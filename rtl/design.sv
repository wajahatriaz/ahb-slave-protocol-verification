==> flow/design.v <==
module amba_ahb_slave #(
  parameter AW = 32,     
  parameter DW = 32,     
  parameter DE = "BIG",     
  parameter RW = 1,     
  parameter MS = 1024,   
  parameter AM = {10{1'b1}},   
  parameter LW_NS = 0,   
  parameter LW_S  = 0,   
  parameter LR_NS = 0,   
  parameter LR_S  = 0    
)(
  input  wire          hclk,      
  input  wire          hresetn,   
  input  wire          hsel,      
  input  wire [AW-1:0] haddr,     
  input  wire    [1:0] htrans,    
  input  wire          hwrite,    
  input  wire    [2:0] hsize,     
  input  wire    [2:0] hburst,    
  input  wire    [3:0] hprot,     
  input  wire [DW-1:0] hwdata,    
  output wire [DW-1:0] hrdata,    
  output reg           hready,    
  output reg  [RW-1:0] hresp,     
  input  wor           error      
);
localparam SW = DW/8;   
wor           error_req;
assign error_req = 1'b0;
assign error_req = error;           
wire [32-1:0] delay;     
wire [32-1:0] cnt_t;     
reg  [32-1:0] cnt_t_r;   
reg           hsel_r;
reg  [AW-1:0] haddr_r;
reg     [1:0] htrans_r;
reg           hwrite_r;
reg     [2:0] hsize_r;
reg     [2:0] hburst_r;
reg     [2:0] hprot_r;
reg     [7:0] mem [0:MS-1];
genvar i;
wire    [7:0] bytes;
wire [DW-1:0] wdata;     
wire [DW-1:0] rdata;     
wire          trn;       
wire          trn_req;   
wire          trn_ack;   
always @(negedge hresetn, posedge hclk)
if (~hresetn) begin
  htrans_r <= 2'b00;
  for(int i=0;i<256;i++) mem[i]=i;
end else if (hready) begin
  hsel_r   <= hsel;
  haddr_r  <= haddr;
  htrans_r <= htrans;
  hwrite_r <= hwrite;
  hsize_r  <= hsize;
  hburst_r <= hburst;
  hprot_r  <= hprot;
end
always @(negedge hresetn, posedge hclk)
if (~hresetn) begin
  cnt_t_r <= 0;
  hready  <= 1'b1;
  hresp   <= 1'b0;
end else begin
  cnt_t_r <= cnt_t;
  if (error) begin
    if (hready) begin
      if ((htrans == 2'b00) | (htrans == 2'b01)) begin
        hresp   <= 1'b0;
        hready  <= 1'b1;
      end
      if ((htrans == 2'b10) | (htrans == 2'b11)) begin
        hresp   <= (cnt_t == 0) ? 1'b1 : 1'b0;
        hready  <= 1'b0;
      end
    end else begin
      if ((htrans_r == 2'b10) | (htrans_r == 2'b11)) begin
        if (hresp == 1'b0) begin
          hresp   <= (cnt_t == 0) ? 1'b1 : 1'b0;
        end else begin
          hready  <= 1'b1;
        end
      end
    end
  end else begin
    hresp   <= 1'b0;
    hready  <= (cnt_t == 0);
  end
end
assign delay = htrans[0] ? (hwrite ? LW_S  : LR_S )
                         : (hwrite ? LW_NS : LR_NS);
assign cnt_t = hready ? (htrans[1] & hsel ? delay
                                          : 0)
                      : cnt_t_r - 1;
assign trn_req = ((htrans_r == 2'b10) | (htrans_r == 2'b11)) & hsel_r;
assign trn_ack = hready;
assign trn     = trn_req & trn_ack;
assign bytes = 1 << hsize_r;
generate
  for (i=0; i<SW; i=i+1) begin
    if (DE == "BIG") begin
    end else if (DE == "LITTLE") begin
    end
  end
        assign  wdata  =  hwdata ;
        assign  hrdata =  rdata ;
endgenerate
generate
  for (i=0; i<SW; i=i+1) begin
    always @(posedge hclk) begin
      if (trn & (hresp == 1'b0) & hwrite_r) begin
        if (((haddr_r&AM)%SW <= i) & (i < ((haddr_r&AM)%SW + bytes)))  mem [(haddr_r&AM)/SW*SW+i] <= wdata [8*i+:8];
      end
    end
  end
endgenerate
generate
  for (i=0; i<SW; i=i+1) begin
    assign rdata [8*i+:8] = ((trn & (hresp == 1'b0) & ~hwrite_r) & ((haddr_r&AM)%SW <= i) & (i < ((haddr_r&AM)%SW + bytes))) ? mem [(haddr_r&AM)/SW*SW+i] : 8'hxx;
  end
endgenerate
endmodule
* Step by step through the tools: amba_ahb_slave
The steps from the RTL of amba_ahb_slave to its reports follow in flow order.
Line numbers count from 1 in the design file above.
Operators: Yosys type, input widths -> output width; for muxes data width and select width s.
Cell names lack the library's common part.
A cell with - has no value.
- Top :: amba_ahb_slave
- Clock :: hclk
- Standard-cell library :: sky130hd
- Corner :: tt_025C_1v80

* Elaborated design
Counts by Yosys on the flattened word-level netlist (proc, flatten, opt, wreduce). Print and check cells are left out. Cells with the same type and inputs are merged into one.
- Output and inout bits :: 34
- Bits in registers :: 6195
- Word-level cells :: 3212
- Bits of input ports :: 81
- Eq/ne operators :: 1603
- $add $sub $neg :: 5
- Reduce/logical cells :: 776
- Shift-type cells :: 1
- Mux-type cells :: 21
- Magnitude comparators :: 8
- Bitwise gates (word level) :: 22
** Operator list (number)
- $pmux 8 s448 :: 3
- $eq 10x10->1 const B :: 384
- $eq 10x8->1 const B :: 384
- $reduce_and 3->1 :: 768
- $pmux 8 s256 :: 1
- $eq 10x7->1 const B :: 192
- $eq 10x9->1 const B :: 192
- $eq 8x8->1 const B :: 128
- $eq 10x6->1 const B :: 96
- $eq 8x7->1 const B :: 64
- $eq 10x5->1 const B :: 48
- $eq 8x6->1 const B :: 32
- $eq 10x4->1 const B :: 24
- $eq 8x5->1 const B :: 16
- $eq 10x3->1 const B :: 12
- $lt 1x32->1 const A :: 2
- $eq 8x4->1 const B :: 8
- $eq 10x2->1 const B :: 6
- $logic_not 10->1 :: 4
- $lt 2x32->1 const A :: 1
- $sub 32x1->32 const B :: 1
- $logic_not 32->1 :: 1
- $eq 8x3->1 const B :: 4
- $mux 32 :: 1
- $mux 8 :: 4
- $eq 10x1->1 const B :: 3
- $add 10x2->10 const B :: 2
- $and 1x1->1 :: 17
Other operator kinds: 17; their cells: 38.

* Logic depth
Yosys ltp: most cells in a row. Word level: on the elaborated netlist, between registers, memories and ports. Mapped: between sequential cells and ports; inverters and the memories' decode and read muxes count.
- Word-level depth :: 9
- ABC_AREA :: 0
- Depth in mapped cells :: 10
- Mapped depth without buffers :: 9

* Mapped cells and area
Yosys stat after the flow's synthesis: flattened, memories mapped to cells. It holds for the ABC_AREA given above (unset counts as 0); a run with the other value may have another netlist.
The area totals of this step are shown rounded.
- Flip-flop cells :: 43
- Buffers :: 27
- Chip area (Yosys) :: 2374 um^2
- Area of sequential cells :: 1117 um^2
- Cell count :: 238
** Cell types
- dfrtp_1 :: number 34, area in all 850.816 um^2
- edfxtp_1 :: number 8, area in all 240.23 um^2
- xnor2_1 :: number 18, area in all 157.651 um^2
- buf_4 :: number 19, area in all 142.637 um^2
- nor2_1 :: number 32, area in all 120.115 um^2
- and2_1 :: number 14, area in all 87.584 um^2
- nor4_1 :: number 12, area in all 75.072 um^2
- or3_1 :: number 10, area in all 62.56 um^2
- nor3_1 :: number 11, area in all 55.053 um^2
- or4_1 :: number 5, area in all 37.536 um^2
- a21oi_1 :: number 7, area in all 35.034 um^2
- mux2_2 :: number 3, area in all 33.782 um^2
- dfstp_2 :: number 1, area in all 26.275 um^2
- nor4_2 :: number 2, area in all 25.024 um^2
- inv_1 :: number 6, area in all 22.522 um^2
- o31ai_1 :: number 3, area in all 22.522 um^2
- or4_4 :: number 2, area in all 22.522 um^2
- o31ai_4 :: number 1, area in all 21.27 um^2
Not listed: further types 28, cells in them 50.

* Timing after synthesis
Source: OpenSTA report_checks on the synthesized netlist (no wires, ideal clock, input and output delay 20% of the period each), path of least setup slack; recovery checks are left aside. Register names are those of the netlist, which keeps one name where synthesis merged equal registers.
- Path type :: register to register
- From :: reg cnt_t_r[12]
- To :: reg hready
- Driving pins on the path :: 9
- Data required time :: 3.124 ns
- Path delay :: 2.860 ns
- Time at the first pin :: 0.000 ns
- Arrival time :: 2.774 ns
- Clock period :: 3.21 ns
- Library setup time :: 0.086 ns
- Path slack :: 0.350 ns
- Path buffers :: 1
- Synthesis period reached :: 2.86 ns
"path delay" = arrival - input delay + setup time.
"driving pins on the path": output pins that drive a net of the path, with the launching flip-flop's if there is one; two outputs of one cell count as two.
"synthesis period reached" = period - worst setup slack (recovery checks aside). The figure is calculated, with input and output delays left at 20% of the set period.
The rows between start and end are the longest chain of elaborated cells between them; the timing report does not say that the signal goes this way. Where chains are equally long, one stands for them.
Each line given opens the expression or statement behind the cell; cells for indexed reads and writes are added by Yosys, which also makes memories of some case tables.
At most two assigning lines are given for a register; there are more.
- Cell sequence :: dfrtp_1 or4_4 or4_4 buf_6 nor4_1 xnor2_1 o21ai_1 o41a_2 o31ai_2
- Cells in the longest elaborated chain :: 4
- Elaborated cells between the ends (all ways) :: 4
- Those cells by class :: add/sub: 1; mux: 2; reduce/logical: 1
** RTL lines, path after synthesis
- from (decl) :: RTL line 34 : reg  [32-1:0] cnt_t_r;
- from (assign) :: RTL line 65 : cnt_t_r <= 0;
- from (assign) :: RTL line 69 : cnt_t_r <= cnt_t;
- $sub 32x1->32 :: RTL line 98 : : cnt_t_r - 1;
- $mux 32 :: RTL line 96 : assign cnt_t = hready ? (htrans[1] & hsel ? delay
- $logic_not 32->1 :: RTL line 91 : hready  <= (cnt_t == 0);
- $mux 1 :: RTL line 70 : if (error) begin
- to (assign) :: RTL line 66 : hready  <= 1'b1;
- to (assign) :: RTL line 91
- to (decl) :: RTL line 24 : output reg           hready,

* Timing after layout
From the final timing report of flow run A: the path of least setup slack in the routed layout; clock arrival at registers is part of the times.
- Path type :: register to register
- From :: reg cnt_t_r[17]
- To :: reg hready
- Arrival time :: 3.12 ns
- Time at the first pin :: 0.30 ns
- Path slack :: 0.12 ns
- Data required time :: 3.24 ns
- Library setup time :: 0.08 ns
- Driving pins on the path :: 9
- Path buffers :: 1
- Clock period :: 3.02 ns
The rows between start and end are the longest chain of elaborated cells between them; the timing report does not say that the signal goes this way. Where chains are equally long, one stands for them.
At most two assigning lines are given for a register; there are more.
- Cell sequence :: dfrtp_1 or3_2 or4_4 buf_12 nor3_2 xnor2_1 nand3_1 o41a_4 o31ai_2
- Cells in the longest elaborated chain :: 4
- Elaborated cells between the ends (all ways) :: 4
- Those cells by class :: add/sub: 1; mux: 2; reduce/logical: 1
** RTL lines, path after layout
- from (decl) :: RTL line 34 : reg  [32-1:0] cnt_t_r;
- from (assign) :: RTL line 65 : cnt_t_r <= 0;
- from (assign) :: RTL line 69 : cnt_t_r <= cnt_t;
- $sub 32x1->32 :: RTL line 98 : : cnt_t_r - 1;
- $mux 32 :: RTL line 96 : assign cnt_t = hready ? (htrans[1] & hsel ? delay
- $logic_not 32->1 :: RTL line 91 : hready  <= (cnt_t == 0);
- $mux 1 :: RTL line 70 : if (error) begin
- to (assign) :: RTL line 66 : hready  <= 1'b1;
- to (assign) :: RTL line 91
- to (decl) :: RTL line 24 : output reg           hready,

Hand-over note for amba_ahb_slave

Settings and measured results of 2 stored flow runs for module amba_ahb_slave (sky130hd), not sorted in any way. The constraints put input and output delay at 20% of the set period each and load the outputs with 0.01 pF.
"achieved clock period" is the run's clock period less its worst setup slack. It is reckoned from that one timing run; input and output delays stay at 20% of the period that was set.
The measured numbers are rounded.

** Flow run A
- Settings :: period_ns=3.02; CORE_UTILIZATION=25; CAP_MARGIN=20; CORE_MARGIN=2; SLEW_MARGIN=20
- Total negative setup slack :: 0.000 ns
- Final utilization :: 33.9%
- Setup slack of the worst path :: 0.123 ns
- Overall die area :: 10290 um^2
- Achieved clock period :: 2.897 ns
- Standard-cell area after routing :: 3137 um^2
- Chip area in the Yosys report :: 2374 um^2

** Flow run B
- Settings :: period_ns=3.7; CORE_UTILIZATION=16; SETUP_SLACK_MARGIN=0.26; PLACE_DENSITY_LB_ADDON=0.05; TNS_END_PERCENT=40; ABC_AREA=0; GPL_ROUTABILITY_DRIVEN=1; CAP_MARGIN=20; CORE_MARGIN=2; SLEW_MARGIN=20
- Total negative setup slack :: 0.000 ns
- Final utilization :: 21.0%
- Setup slack of the worst path :: 0.493 ns
- Overall die area :: 15820 um^2
- Achieved clock period :: 3.207 ns
- Standard-cell area after routing :: 3057 um^2
- Chip area in the Yosys report :: 2374 um^2

End of note.
